==> flow/design.v <==
module converter (clk, rst, number_in, valid_in,type, select, reverse, number_out, valid_out);
input clk, rst;   
input reverse;    
input valid_in;   
input [31:0] number_in;  
input [1:0]  type;  
input [2:0]  select;  
output [31:0] number_out;   
output valid_out;   
reg [31:0] conv_factor;   
reg [31:0] conv_add;    
wire m_valid_in,m_valid_out;  
wire a_valid_in,a_valid_out;  
wire [31:0] m_number_in,m_number_out;  
wire [31:0] a_number_in,a_number_out;  
fp_mul fp_mult(clk,rst,m_number_in,conv_factor,m_valid_in,m_number_out,m_valid_out);  
fp_add_sub fp_add(clk,rst,a_number_in,conv_add,a_valid_in,a_number_out,a_valid_out);  
assign m_number_in = (type != 2'b11)? number_in   : (!reverse) ? a_number_out : number_in;
assign m_valid_in  = (type != 2'b11)? valid_in    : (!reverse) ? a_valid_out  : valid_in ;
assign a_number_in = (type != 2'b11)? 32'h0       : (!reverse) ? number_in    : m_number_out;
assign a_valid_in  = (type != 2'b11)? 1'b0        : (!reverse) ? valid_in     : m_valid_out;
assign number_out  = (type != 2'b11)? m_number_out: (!reverse) ? m_number_out : a_number_out;
assign valid_out   = (type != 2'b11)? m_valid_out : (!reverse) ? m_valid_out  : a_valid_out ;
always @(negedge clk)
  begin
      if (rst) begin   
         conv_factor <= 0;
         conv_add    <= 0;
      end else 
      begin
  if(type == 2'b00)   
      begin
      case (select)   
         0: conv_factor <= (!reverse) ? 32'h41cb3333 : 32'h3d214270;  
         1: conv_factor <= (!reverse) ? 32'h40228f5c : 32'h3ec9930c;  
         2: conv_factor <= (!reverse) ? 32'h3cd013a9 : 32'h421d7afb;  
         3: conv_factor <= (!reverse) ? 32'h3e9c0ebf : 32'h4051f944;  
         4: conv_factor <= (!reverse) ? 32'h399fcd90 : 32'h454d0d70;  
         5: conv_factor <= (!reverse) ? 32'h3f6a161e : 32'h3f8bfb83;  
         6: conv_factor <= (!reverse) ? 32'h3a6fb458 : 32'h4488b3a0;  
         7: conv_factor <= (!reverse) ? 32'h3fcdfd8b : 32'h3f1f1349;  
      endcase
      end
   else if(type == 2'b01)  
         begin
            case (select)   
               0: conv_factor <= (!reverse) ? 32'h46dd7c00 : 32'h3813f27b;  
               1: conv_factor <= (!reverse) ? 32'h41e2cccd : 32'h3d107acc;  
               2: conv_factor <= (!reverse) ? 32'h43e2cccd : 32'h3b107ab7;  
               3: conv_factor <= (!reverse) ? 32'h3ee83e42 : 32'h400d17ee;  
               4: conv_factor <= (!reverse) ? 32'h40cb35a8 : 32'h3e214091;  
               5: conv_factor <= (!reverse) ? 32'h424b353f : 32'h3ca140c2;  
               6: conv_factor <= (!reverse) ? 32'h4462cccd : 32'h3a907ab7;  
               7: conv_factor <= (!reverse) ? 32'h3f683e42 : 32'h3f8d17ee;  
            endcase
         end
   else if(type == 2'b10)  
         begin
            case (select)   
               0: conv_factor <= (!reverse) ? 32'h41831893 : 32'h3d79f341;  
               1: conv_factor <= (!reverse) ? 32'h3ce7ff58 : 32'h420d3e31;  
               2: conv_factor <= (!reverse) ? 32'h41ec978d : 32'h3d0a7f80;  
               3: conv_factor <= (!reverse) ? 32'h3cf2452c : 32'h42074102;  
               4: conv_factor <= (!reverse) ? 32'h43ec999a : 32'h3b0a7eca;  
               5: conv_factor <= (!reverse) ? 32'h3ef24745 : 32'h40073fd5;  
               6: conv_factor <= (!reverse) ? 32'h407243fe : 32'h3e8741a8;  
               7: conv_factor <= (!reverse) ? 32'h3b781479 : 32'h43841621;  
            endcase
         end
   else if(type == 2'b11)  
         begin
            conv_add    <= (!reverse) ? 32'hc2000000 : 32'h42000000;  
            conv_factor <= (!reverse) ? 32'h3f0e38e4 : 32'h3fe66666;  
         end
   end
   end
endmodule   
module fp_add_sub(clk,rst,num1,num2,start,num_out,done);
input clk;   
input rst;   
input [31:0] num1;   
input [31:0] num2;   
input start;          
output [31:0] num_out;   
output done;             
reg done;   
reg [31:0] num_out;  
reg [23:0] num1_m, num2_m;   
reg [23:0] out_m;  
reg [9:0] num1_exp, num2_exp, out_exp;  
reg num1_s, num2_s, out_s;   
reg [24:0] temp_sum_m;   
reg [2:0] compute_state;   
parameter init_var      = 3'd0,  
          balance       = 3'd1,
          start_adding  = 3'd2,
          check_overflow= 3'd3,
          normalize     = 3'd4,
          output_result = 3'd5;
always @(negedge clk)
begin
   if (rst) begin   
    compute_state <= init_var;
    done <= 0;
    num_out <= 0;
   end 
   else begin 
      case(compute_state)
         init_var:
         begin
         done <= 0;  
            if(start)   
            begin
               num1_s <= num1[31];
               num2_s <= num2[31];
               num1_exp <= num1[30:23]-127;
               num2_exp <= num2[30:23]-127;
               num1_m <= {1'b1,num1[22:0]};
               num2_m <= {1'b1,num2[22:0]};
               compute_state <= balance;  
            end
         end
         balance:
         begin
            if ($signed(num1_exp) > $signed(num2_exp)) begin   
               num2_exp <= num2_exp + 1;  
               num2_m <= num2_m >> 1;     
               end else if ($signed(num1_exp) < $signed(num2_exp)) begin  
               num1_exp <= num1_exp + 1;
               num1_m <= num1_m >> 1;
               end else begin  
               compute_state <= start_adding;
               end
         end
         start_adding:
         begin
              out_exp <= num1_exp;  
              if (num1_s == num2_s) begin  
              temp_sum_m <= num1_m + num2_m;  
              out_s <= num1_s;  
              end else begin
              if (num1_m >= num2_m) begin 
              temp_sum_m <= num1_m - num2_m;
              out_s <= num1_s;
              end else begin
              temp_sum_m <= num2_m - num1_m;
              out_s <= num2_s;
                       end
                  end
              compute_state <= check_overflow;   
         end
         check_overflow:
         begin
              if (temp_sum_m[24]) begin
              out_m <= temp_sum_m[24:1];
              out_exp <= out_exp + 1;
              end else begin  
              out_m <= temp_sum_m[23:0];
              end
              compute_state <= normalize;   
         end
         normalize:
         begin
               if (out_m[23] == 0 && $signed(out_exp) > -126) begin
               out_exp <= out_exp - 1;
               out_m <= out_m << 1;
               end else begin 
               compute_state <= output_result;  
               end
         end
         output_result:
         begin
               done <= 1;   
               num_out[31] <= out_s;
               num_out[30:23] <= out_exp[7:0]+127;  
               num_out[22:0] <= out_m[22:0];
               compute_state <= init_var;  
         end
      endcase
   end
end
endmodule
module fp_mul(clk,rst,num1,num2,start,num_out,done);
input clk;  
input rst;  
input [31:0] num1;   
input [31:0] num2;   
input start;          
output [31:0] num_out;   
output done;             
reg done;   
reg [31:0] num_out;  
reg [23:0] num1_m, num2_m, out_m;   
reg [9:0] num1_exp, num2_exp, out_exp;  
reg num1_s,num2_s,out_s;   
reg [49:0] temp_product;   
reg [25:0] junk;  
reg [2:0] compute_state;   
parameter init_var        = 3'd0,
          check_number    = 3'd1,
          multiply_start  = 3'd2,
          multiply_finish = 3'd3,
          normalize       = 3'd4,
          output_result   = 3'd5;
always @(negedge clk)
begin
   if (rst) begin   
	 compute_state <= init_var;
    done <= 0;
    num_out <= 0;
   end
	else begin
		case(compute_state)
         init_var:
			begin
         done <= 0;  
				if (start)   
				begin
					num1_s <= num1[31];
					num2_s <= num2[31];
					num1_exp <= num1[30:23]-127;
					num2_exp <= num2[30:23]-127;
               num1_m <= num1[22:0];
					num2_m <= num2[22:0];
					compute_state <= check_number;  
				 end
			 end
         check_number:
         begin
				if ($signed(num1_exp) == -127) begin
				num1_exp <= -126;
				end
				else begin
				num1_m[23] <= 1;   
				end
				if ($signed(num2_exp) == -127) begin
				num2_exp <= -126;
				end 
				else begin
				num2_m[23] <= 1;   
				end
				compute_state <= multiply_start;  
			 end
         multiply_start:
         begin
            out_s <= num1_s ^ num2_s;  
            out_exp <= num1_exp + num2_exp + 1;  
            temp_product <= num1_m * num2_m * 4;  
            compute_state <= multiply_finish;  
         end
         multiply_finish:
         begin
            out_m <= temp_product[49:26];   
		      junk <= temp_product[25:0];   
            compute_state <= normalize;  
         end
         normalize:
         begin
            if (out_m[23] == 0) begin 
            out_exp <= out_exp - 1;
			   out_m <= out_m << 1;
            out_m[0] <= 0;
            end
		      else begin
            compute_state <= output_result;  
            end
         end
         output_result:
         begin
            done <= 1;  
            num_out[31] <= out_s;
            num_out[30:23] <= out_exp[7:0]+127;  
            num_out[22:0] <= out_m[22:0];
            compute_state <= init_var;  
         end
      endcase
	 end
end
endmodule
# Step by step through the tools: converter
# The steps from the RTL of converter to its reports follow in flow order.
# Line numbers count from 1 in the design file above.
# A cell with n/a has no value.
dict set report setup {
  design {converter}
  clock {clk}
  library {sky130hd}
  lib_corner {tt_025C_1v80}
}

# Elaborated design
# Yosys after proc, flatten, opt, wreduce and memory -nomap, before mapping. Memory bits, and registers merged into a memory's read port (data or address), are not among the register bits. Print and check cells are not counted. Equal cells are merged and count once.
dict set report bits {
  ff_bits 419
  in_bits 41
  output_inout_bits 33
  wordCells 232
}
dict set report classes {
  addsub 16
  n_mul 1
  n_cmp 4
  n_eq 39
  muxes 96
  logic 6
  reduce_and_logical 34
}
# op n
set op_table {}
lappend op_table {{multiplier 24 x 24 -> 48 bit} 1}
lappend op_table {{case mux 32 bit (select 8 bit)} 3}
lappend op_table {{2-to-1 mux 31 bit} 22}
lappend op_table {{2-to-1 mux 32 bit} 10}
lappend op_table {{2-to-1 mux 24 bit} 11}
lappend op_table {{case mux 24 bit (select 2 bit)} 3}
lappend op_table {{2-to-1 mux 10 bit} 12}
lappend op_table {{case mux 10 bit (select 2 bit)} 5}
lappend op_table {{subtractor 24 x 24 -> 25 bit} 2}
lappend op_table {{2-to-1 mux 25 bit} 2}
lappend op_table {{case mux 23 bit (select 2 bit)} 1}
lappend op_table {{adder 10 x 1 -> 10 bit with constant B} 4}
lappend op_table {{subtractor 8 x 7 -> 9 bit with constant B} 4}
lappend op_table {{case mux 3 bit (select 6 bit)} 2}
lappend op_table {{case mux 10 bit (select 3 bit)} 1}
lappend op_table {{AND reduction 4 bit} 7}
lappend op_table {{adder 24 x 24 -> 25 bit} 1}
lappend op_table {{greater-or-equal comparator 24 bit} 1}
lappend op_table {{equality test 3 bit with constant B} 8}
lappend op_table {{2-to-1 mux 23 bit} 1}
lappend op_table {{subtractor 10 x 1 -> 10 bit with constant B} 2}
lappend op_table {{equality test 10 x 8 -> 1 bit with constant B} 2}
lappend op_table {{inequality test 2 bit with constant B} 9}
lappend op_table {{equality test 3 x 2 -> 1 bit with constant B} 6}
lappend op_table {{AND reduction 3 bit} 6}
lappend op_table {{2-to-1 mux 3 bit} 6}
lappend op_table {{adder 8 x 7 -> 8 bit with constant B} 2}
lappend op_table {{inequality test 2 x 1 -> 1 bit with constant B} 7}
# Not listed: further kinds 21, cells in them 55.

# Depth
# Longest topological path by Yosys (ltp), each cell counted once; first at word level (registers and memories cut), then after technology mapping (sequential cells cut; the memories' decode and read muxes count).
dict set report depth {
  word_depth 5
  ABC_AREA 1
  depth_mapped 28
  depth_no_buf 27
}

# Synthesis result
# Yosys stat after the flow's synthesis: flattened, memories mapped to cells. It holds for the ABC_AREA given above (unset counts as 0); a run with the other value may have another netlist.
dict set report mapped {
  cells 5572
  synth_area_mm2 0.0419114
  seq_area_mm2 0.0098094
  flip_flops 363
  buffers 215
}
# type n type_area_um2
set types {}
lappend types {sky130_fd_sc_hd__fa_1 486 9.73E+03}
lappend types {sky130_fd_sc_hd__edfxtp_1 254 7.63E+03}
lappend types {sky130_fd_sc_hd__nand2_1 1508 5.66E+03}
lappend types {sky130_fd_sc_hd__inv_1 1278 4.8E+03}
lappend types {sky130_fd_sc_hd__ha_1 275 3440.8}
lappend types {sky130_fd_sc_hd__dfxtp_1 109 2.18E+03}
lappend types {sky130_fd_sc_hd__nor2_1 396 1.49E+03}
lappend types {sky130_fd_sc_hd__a21oi_1 271 1.36E+03}
lappend types {sky130_fd_sc_hd__o21ai_0 261 1.31E+03}
lappend types {sky130_fd_sc_hd__clkbuf_1 176 660.634}
lappend types {sky130_fd_sc_hd__nand3_1 129 645.619}
lappend types {sky130_fd_sc_hd__xor2_1 54 472.954}
lappend types {sky130_fd_sc_hd__nand4_1 43 269.008}
lappend types {sky130_fd_sc_hd__o32ai_1 24 210.202}
lappend types {sky130_fd_sc_hd__nor3_1 41 205.197}
lappend types {sky130_fd_sc_hd__a22o_1 22 192.685}
lappend types {sky130_fd_sc_hd__o21bai_1 21 157.651}
lappend types {sky130_fd_sc_hd__xnor2_1 17 148.893}
# Not listed: further types 40, cells in them 207.

Lab notebook: converter

Settings and measured results of 2 stored flow runs for module converter (sky130hd), not sorted in any way. The constraints put input and output delay at 20% of the set period each and load the outputs with 0.01 pF.

# run A
==> flow/run.sh <==
#!/bin/bash
# the make line also repeats the synthesis and layout settings of config.mk as NAME=value (left out here)
make -C /OpenROAD-flow-scripts/flow DESIGN_CONFIG=/design/flow/config.mk WORK_HOME=/design/flow/orfs CLKGATE_MAP_FILE= finish
==> flow/config.mk <==
export PLATFORM = sky130hd
export DESIGN_NAME = converter
export DESIGN_NICKNAME = converter
export VERILOG_FILES = /design/flow/design.v
export SDC_FILE = /design/flow/constraint.sdc
export NUM_CORES = 4
export LEC_CHECK = 0
export ABC_AREA = 1
export CAP_MARGIN = 20
export CELL_PAD_IN_SITES_GLOBAL_PLACEMENT = 0
export CORE_ASPECT_RATIO = 0.54
export CORE_MARGIN = 2
export CORE_UTILIZATION = 62
export CTS_CLUSTER_DIAMETER = 271
export CTS_CLUSTER_SIZE = 98
export PLACE_DENSITY_LB_ADDON = 0.26
export SLEW_MARGIN = 20
export TNS_END_PERCENT = 40
==> flow/constraint.sdc <==
create_clock -name core_clock -period 10.6 [get_ports {clk}]
set_input_delay 2.1200 -clock core_clock [delete_from_list [all_inputs] [get_ports {clk}]]
set_output_delay 2.1200 -clock core_clock [all_outputs]
set_load 0.01 [all_outputs]

==> run A: results <==
setup_tns_ps=0
final_stdcell_area_mm2=0.045366
die_area_mm2=0.0697944
hold_worst_slack_ps=399
synthArea_mm2=0.0419114
worst_setup_slack_ps=1042

# run B
==> flow/run.sh <==
#!/bin/bash
# the make line also repeats the synthesis and layout settings of config.mk as NAME=value (left out here)
make -C /OpenROAD-flow-scripts/flow DESIGN_CONFIG=/design/flow/config.mk WORK_HOME=/design/flow/orfs CLKGATE_MAP_FILE= finish
==> flow/config.mk <==
export PLATFORM = sky130hd
export DESIGN_NAME = converter
export DESIGN_NICKNAME = converter
export VERILOG_FILES = /design/flow/design.v
export SDC_FILE = /design/flow/constraint.sdc
export NUM_CORES = 4
export LEC_CHECK = 0
export CAP_MARGIN = 20
export CORE_MARGIN = 2
export CORE_UTILIZATION = 35
export GPL_ROUTABILITY_DRIVEN = 0
export GPL_TIMING_DRIVEN = 1
export PLACE_DENSITY = 0.67
export SETUP_SLACK_MARGIN = 2.55
export SLEW_MARGIN = 20
==> flow/constraint.sdc <==
create_clock -name core_clock -period 15.8 [get_ports {clk}]
set_input_delay 3.1600 -clock core_clock [delete_from_list [all_inputs] [get_ports {clk}]]
set_output_delay 3.1600 -clock core_clock [all_outputs]
set_load 0.01 [all_outputs]

==> run B: results <==
setup_tns_ps=0
final_stdcell_area_mm2=0.0439672
die_area_mm2=0.114376
hold_worst_slack_ps=393
synthArea_mm2=0.03909
worst_setup_slack_ps=2633
